==> flow/design.v <==
`timescale 1ns/1ps
module ma_core_ema(clk, rst, in_valid, in_price, out_valid, out_avg);
  parameter ALPHA_SH = 4;   
  input clk;
  input rst;
  input in_valid;
  input  [31:0] in_price;    
  output        out_valid;
  output [31:0] out_avg;     
  reg out_valid;
  reg [31:0] out_avg;
  reg seeded;
  reg [47:0] avg48, x48, delta48, step48, next48;
  task arshift48;
    inout [47:0] v;
    input integer sh;
    integer k;
    begin
      for (k = 0; k < sh; k = k + 1)
        v = {v[47], v[47:1]};   
    end
  endtask
  always @(posedge clk) begin
    if (rst) begin
      out_valid <= 1'b0;
      out_avg   <= 32'd0;
      seeded    <= 1'b0;
    end else begin
      out_valid <= 1'b0;
      if (in_valid) begin
        avg48   = {{16{out_avg[31]}}, out_avg};
        x48     = {{16{in_price[31]}}, in_price};
        delta48 = x48 + (~avg48 + 48'd1);
        step48  = delta48;
        arshift48(step48, ALPHA_SH);
        if (!seeded) begin
          out_avg <= in_price;
          seeded  <= 1'b1;
        end else begin
          next48  = avg48 + step48;
          out_avg <= next48[31:0];
        end
        out_valid <= 1'b1;
      end
    end
  end
endmodule
`timescale 1ns/1ps
module tick_pipeline(
  clk, rst, in_valid, in_price, out_valid, out_signal, fast_dbg, slow_dbg
);
  parameter FAST_ALPHA_SH = 1;  
  parameter SLOW_ALPHA_SH = 6;  
  input clk;
  input rst;
  input in_valid;
  input  [31:0] in_price;    
  output        out_valid;
  output [1:0]  out_signal;  
  output [31:0] fast_dbg;    
  output [31:0] slow_dbg;    
  wire v_fast, v_slow;
  wire [31:0] fast_avg, slow_avg;
  ma_core_ema #(.ALPHA_SH(FAST_ALPHA_SH)) u_fast (
    .clk(clk),
    .rst(rst),
    .in_valid(in_valid),
    .in_price(in_price),
    .out_valid(v_fast),
    .out_avg(fast_avg)
  );
  ma_core_ema #(.ALPHA_SH(SLOW_ALPHA_SH)) u_slow (
    .clk(clk),
    .rst(rst),
    .in_valid(in_valid),
    .in_price(in_price),
    .out_valid(v_slow),
    .out_avg(slow_avg)
  );
  wire v_both = v_fast & v_slow;   
  reg        out_valid_r;
  reg [1:0]  signal_r;
  reg [31:0] fast_q, slow_q;   
  always @(posedge clk) begin
    if (rst) begin
      fast_q      <= 32'd0;
      slow_q      <= 32'd0;
      out_valid_r <= 1'b0;
      signal_r    <= 2'b00;
    end else begin
      if (v_both) begin
        fast_q <= fast_avg;
        slow_q <= slow_avg;
      end
      if (v_both) begin
        if (fast_q > slow_q)
          signal_r <= 2'b01;       
        else if (fast_q < slow_q)
          signal_r <= 2'b11;       
        else
          signal_r <= 2'b00;       
        out_valid_r <= 1'b1;
      end else begin
        out_valid_r <= 1'b0;
      end
    end
  end
  assign out_valid  = out_valid_r;
  assign out_signal = signal_r;
  assign fast_dbg   = fast_q;
  assign slow_dbg   = slow_q;
endmodule
# Reports on tick_pipeline
# The steps from the RTL of tick_pipeline to its reports follow in flow order.
# Lines are those of the file above, counted from 1.
# Operators carry their Yosys type and port widths (W data, S select, Z words).
# A cell with -- has no value.
[setup] top_module="tick_pipeline" clock_port="clk" cell_library="sky130hd" corner="tt_025C_1v80"

# Word-level counts
# Source: Yosys, flattened and elaborated, memories not mapped. Widths are those after wreduce; folded enables and synchronous resets count as part of the registers. Registers that Yosys merges into a memory's read port (data or address) are not register bits. Print and check cells do not count. Equal cells are merged and count once.
[bits] in_bits=35 reg_bits=133 word_cells=24
[op_classes] n_mux=6 n_logic=2 n_cmp=2 n_addsub=6
[ops] cell="$add A32 B32 Y32" count=2
[ops] cell="$mux W32" count=2
[ops] cell="$add A38 B1 Y38 const B" count=1
[ops] cell="$add A38 B38 Y38" count=1
[ops] cell="$not A38 Y38" count=1
[ops] cell="$add A33 B1 Y33 const B" count=1
[ops] cell="$add A33 B33 Y33" count=1
[ops] cell="$not A33 Y33" count=1
[ops] cell="$gt A32 B32 Y1" count=1
[ops] cell="$lt A32 B32 Y1" count=1
[ops] cell="$mux W2" count=2
[ops] cell="$mux W1" count=2

# Longest topological paths
# Longest topological path by Yosys (ltp), each cell counted once; first at word level (registers and memories cut), then after technology mapping (sequential cells cut; the memories' decode and read muxes count).
[depth] word_depth=5 ABC_AREA=0 ltp_mapped=25 ltp_nobuf=25

# After synthesis
# Source: synth_stat.txt of the flow (Yosys; design flattened, memories mapped). It holds for the ABC_AREA given above (unset counts as 0); a run with the other value may have another netlist.
[mapped] seqArea_um2=2662.6 stdcells=1491 area_um2=11863.9 ff_cells=133
[types] type="sky130_fd_sc_hd__dfxtp_1" count=133 area_total_um2=2.66E+03
[types] type="sky130_fd_sc_hd__ha_1" count=160 area_total_um2=2001.92
[types] type="sky130_fd_sc_hd__mux2i_1" count=81 area_total_um2=810.778
[types] type="sky130_fd_sc_hd__nor2_1" count=187 area_total_um2=701.923
[types] type="sky130_fd_sc_hd__a21oi_1" count=123 area_total_um2=615.59
[types] type="sky130_fd_sc_hd__xnor2_1" count=70 area_total_um2=613.088
[types] type="sky130_fd_sc_hd__inv_1" count=121 area_total_um2=454.186
[types] type="sky130_fd_sc_hd__a21o_1" count=57 area_total_um2=427.91
[types] type="sky130_fd_sc_hd__a211oi_1" count=41 area_total_um2=307.795
[types] type="sky130_fd_sc_hd__xor2_1" count=32 area_total_um2=280.269
[types] type="sky130_fd_sc_hd__nand2_1" count=72 area_total_um2=270.259
[types] type="sky130_fd_sc_hd__o21ai_0" count=48 area_total_um2=240.23
[types] type="sky130_fd_sc_hd__nor2b_1" count=35 area_total_um2=218.96
[types] type="sky130_fd_sc_hd__nand2b_1" count=29 area_total_um2=181.424
[types] type="sky130_fd_sc_hd__a311oi_1" count=18 area_total_um2=157.651
[types] type="sky130_fd_sc_hd__clkbuf_1" count=39 area_total_um2=146.39
[types] type="sky130_fd_sc_hd__nor3_1" count=26 area_total_um2=130.125
[types] type="sky130_fd_sc_hd__o21a_1" count=17 area_total_um2=127.622
# Not listed: further types 58, cells in them 202.
# By module: a second synthesis without flattening, with its own total; a netlist apart from the flattened one above.
[unflattened] hier_cells=1638 hier_area_um2=12439.4
# Rows give one instance, submodules left out.
[modules] mod="ma_core_ema (ALPHA_SH=1)" instances=1 cells=662 area_um2=4962.3
[modules] mod="ma_core_ema (ALPHA_SH=6)" instances=1 cells=573 area_um2=4381.7
[modules] mod="tick_pipeline" instances=1 cells=403 area_um2=3095.5

# Path before layout
# Source: OpenSTA report_checks on the synthesized netlist (no wires, ideal clock, input and output delay 20% of the period each), path of least setup slack; recovery checks are left aside. Register names are those of the netlist, which keeps one name where synthesis merged equal registers.
[synth_timing] path_type="in2reg" start="in in_price[2]" end="reg u_slow.out_avg[25]" path_slack_ns=3.277 arrival_time_ns=6.052 t_first_pin_ns=1.884 input_delay_ns=1.884 delay_ns=4.259 t_required_ns=9.329 tclk_ns=9.42 setup_time_ns=0.091 driving_pins=23 synth_period_reached_ns=6.143
# "delay_ns" is the arrival time less input delay plus setup time.
# "driving_pins": output pins that drive a net of the path, with the launching flip-flop's if there is one; two outputs of one cell count as two.
# "synth_period_reached_ns" is the clock period less the worst setup slack; recovery checks do not enter. This is arithmetic on one report: input and output delays are still those of the set period (20% each).
# Between the ends stands the longest chain of elaborated cells between them, by number of cells; it is not shown to be the way that was timed. Of several equally long chains one is given.
# A line is the first line of the expression or statement that the cell stems from. Yosys adds cells for indexed reads and writes and turns some case tables into memories.
# A register here has more assigning lines than the two given.
[synth_via] cell_sequence="sky130_fd_sc_hd__ha_1 -> sky130_fd_sc_hd__nand2_1 -> sky130_fd_sc_hd__o21ai_1 -> sky130_fd_sc_hd__a41oi_1 -> sky130_fd_sc_hd__a22o_1 -> sky130_fd_sc_hd__o31ai_4 -> sky130_fd_sc_hd__nand2_1 -> sky130_fd_sc_hd__a21oi_1 -> sky130_fd_sc_hd__a21oi_1 -> sky130_fd_sc_hd__xnor2_1 -> sky130_fd_sc_hd__ha_1 -> sky130_fd_sc_hd__clkbuf_1 -> sky130_fd_sc_hd__a2111oi_0 -> sky130_fd_sc_hd__o21ai_0 -> sky130_fd_sc_hd__a211o_1 -> sky130_fd_sc_hd__a21o_1 -> sky130_fd_sc_hd__a31o_1 -> sky130_fd_sc_hd__a21oi_1 -> sky130_fd_sc_hd__o21bai_1 -> sky130_fd_sc_hd__a21oi_1 -> sky130_fd_sc_hd__xnor2_1 -> sky130_fd_sc_hd__nand2_1 -> sky130_fd_sc_hd__a311oi_1" elab_chain_cells=3
[synth_lines] item="start, declared" line=57 rtl="input  [31:0] in_price;"
[synth_lines] item="$add A38 B38 Y38" line=33 rtl="delta48 = x48 + (~avg48 + 48'd1);"
[synth_lines] item="$add A32 B32 Y32" line=40 rtl="next48  = avg48 + step48;"
[synth_lines] item="$mux W32" line=36 rtl="if (!seeded) begin"
[synth_lines] item="end, assigned" line=37 rtl="out_avg <= in_price;"
[synth_lines] item="end, assigned" line=41 rtl="out_avg <= next48[31:0];"
[synth_lines] item="end, declared" line=9 rtl="output [31:0] out_avg;"

# Path in the finished layout
# Path of least setup slack in the final report of flow run 1 (OpenROAD, finished layout, wires in). Where an end is a register, its clock arrival counts in the times.
[layout_timing] path_type="in2reg" start="in in_price[5]" end="reg u_slow.out_avg[31]" t_required_ns=5.83 setup_time_ns=0.09 path_slack_ns=0.16 input_delay_ns=1.10 tclk_ns=5.49 t_first_pin_ns=1.10 driving_pins=24 arrival_time_ns=5.67
# Between the ends stands the longest chain of elaborated cells between them, by number of cells; it is not shown to be the way that was timed. Of several equally long chains one is given.
# A register here has more assigning lines than the two given.
[layout_via] cell_sequence="sky130_fd_sc_hd__clkdlybuf4s50_1 -> sky130_fd_sc_hd__ha_1 -> sky130_fd_sc_hd__a21o_1 -> sky130_fd_sc_hd__a41oi_2 -> sky130_fd_sc_hd__a22o_1 -> sky130_fd_sc_hd__buf_4 -> sky130_fd_sc_hd__o21ba_2 -> sky130_fd_sc_hd__o21bai_1 -> sky130_fd_sc_hd__a21oi_1 -> sky130_fd_sc_hd__xnor2_1 -> sky130_fd_sc_hd__ha_1 -> sky130_fd_sc_hd__buf_4 -> sky130_fd_sc_hd__o21a_1 -> sky130_fd_sc_hd__o21ai_1 -> sky130_fd_sc_hd__o31ai_2 -> sky130_fd_sc_hd__a21o_1 -> sky130_fd_sc_hd__buf_4 -> sky130_fd_sc_hd__nand3_1 -> sky130_fd_sc_hd__nand4_1 -> sky130_fd_sc_hd__a221oi_4 -> sky130_fd_sc_hd__nor3b_1 -> sky130_fd_sc_hd__o21ai_0 -> sky130_fd_sc_hd__o221ai_1 -> sky130_fd_sc_hd__nor4_1" elab_chain_cells=3
[layout_lines] item="start, declared" line=57 rtl="input  [31:0] in_price;"
[layout_lines] item="$add A38 B38 Y38" line=33 rtl="delta48 = x48 + (~avg48 + 48'd1);"
[layout_lines] item="$add A32 B32 Y32" line=40 rtl="next48  = avg48 + step48;"
[layout_lines] item="$mux W32" line=36 rtl="if (!seeded) begin"
[layout_lines] item="end, assigned" line=37 rtl="out_avg <= in_price;"
[layout_lines] item="end, assigned" line=41 rtl="out_avg <= next48[31:0];"
[layout_lines] item="end, declared" line=9 rtl="output [31:0] out_avg;"

## Implementation results

Measured results for tick_pipeline: 2 stored runs of the Yosys and OpenROAD flow on sky130hd. The settings differ; the order carries no meaning. The constraints put input and output delay at 20% of the set period each and load the outputs with 0.01 pF.
"period_less_ws_ns": clock period set for the run, less the worst setup slack. It is reckoned from that one timing run; input and output delays stay at 20% of the period that was set.
"worst_path_allowed_less_slack_ns" means the part of the period allowed to the worst setup path (the constraints hold back 20% at inputs and 20% at outputs) less its slack; where the path has registers, the arrival times of their clocks count too.
"power_total_mw" rests on the timing tool's default activity at the inputs, not on a simulated workload.

[flow] flow run 1: files
==> flow/run.sh <==
#!/bin/bash
# the make line also repeats the synthesis and layout settings of config.mk as NAME=value (left out here)
make -C /OpenROAD-flow-scripts/flow DESIGN_CONFIG=/design/flow/config.mk WORK_HOME=/design/flow/orfs CLKGATE_MAP_FILE= finish
==> flow/config.mk <==
export PLATFORM = sky130hd
export DESIGN_NAME = tick_pipeline
export DESIGN_NICKNAME = tick_pipeline
export VERILOG_FILES = /design/flow/design.v
export SDC_FILE = /design/flow/constraint.sdc
export NUM_CORES = 4
export LEC_CHECK = 0
export CAP_MARGIN = 20
export CORE_MARGIN = 2
export CORE_UTILIZATION = 55
export SLEW_MARGIN = 20
==> flow/constraint.sdc <==
create_clock -name core_clock -period 5.49 [get_ports {clk}]
set_input_delay 1.0980 -clock core_clock [delete_from_list [all_inputs] [get_ports {clk}]]
set_output_delay 1.0980 -clock core_clock [all_outputs]
set_load 0.01 [all_outputs]

[flow] flow run 1: metrics
[metrics] synth_area_um2 = 11863.9
[metrics] die_footprint_um2 = 22761.8
[metrics] layout_stdcell_area_um2 = 15861.5
[metrics] post_route_util_frac = 0.752
[metrics] setup_worst_slack_ns = 0.162
[metrics] setupTns_ns = 0.000
[metrics] final_hold_ws_ns = 0.515
[metrics] power_total_mw = 5.428
[metrics] period_less_ws_ns = 5.328
[metrics] worst_path_allowed_less_slack_ns = 4.23
[metrics] critical_path_kind = in2reg

[flow] flow run 2: files
==> flow/run.sh <==
#!/bin/bash
# the make line also repeats the synthesis and layout settings of config.mk as NAME=value (left out here)
make -C /OpenROAD-flow-scripts/flow DESIGN_CONFIG=/design/flow/config.mk WORK_HOME=/design/flow/orfs CLKGATE_MAP_FILE= finish
==> flow/config.mk <==
export PLATFORM = sky130hd
export DESIGN_NAME = tick_pipeline
export DESIGN_NICKNAME = tick_pipeline
export VERILOG_FILES = /design/flow/design.v
export SDC_FILE = /design/flow/constraint.sdc
export NUM_CORES = 4
export LEC_CHECK = 0
export CAP_MARGIN = 20
export CORE_ASPECT_RATIO = 0.75
export CORE_MARGIN = 4
export CORE_UTILIZATION = 30
export GPL_TIMING_DRIVEN = 0
export MAX_ROUTING_LAYER = met4
export PLACE_DENSITY = 0.55
export SETUP_SLACK_MARGIN = 0.91
export SLEW_MARGIN = 20
==> flow/constraint.sdc <==
create_clock -name core_clock -period 7.01 [get_ports {clk}]
set_input_delay 1.4020 -clock core_clock [delete_from_list [all_inputs] [get_ports {clk}]]
set_output_delay 1.4020 -clock core_clock [all_outputs]
set_load 0.01 [all_outputs]

[flow] flow run 2: metrics
[metrics] synth_area_um2 = 11863.9
[metrics] die_footprint_um2 = 42824.8
[metrics] layout_stdcell_area_um2 = 14386.3
[metrics] post_route_util_frac = 0.372
[metrics] setup_worst_slack_ns = 1.071
[metrics] setupTns_ns = 0.000
[metrics] final_hold_ws_ns = 0.496
[metrics] power_total_mw = 3.747
[metrics] period_less_ws_ns = 5.939
[metrics] worst_path_allowed_less_slack_ns = 4.54
[metrics] critical_path_kind = in2reg
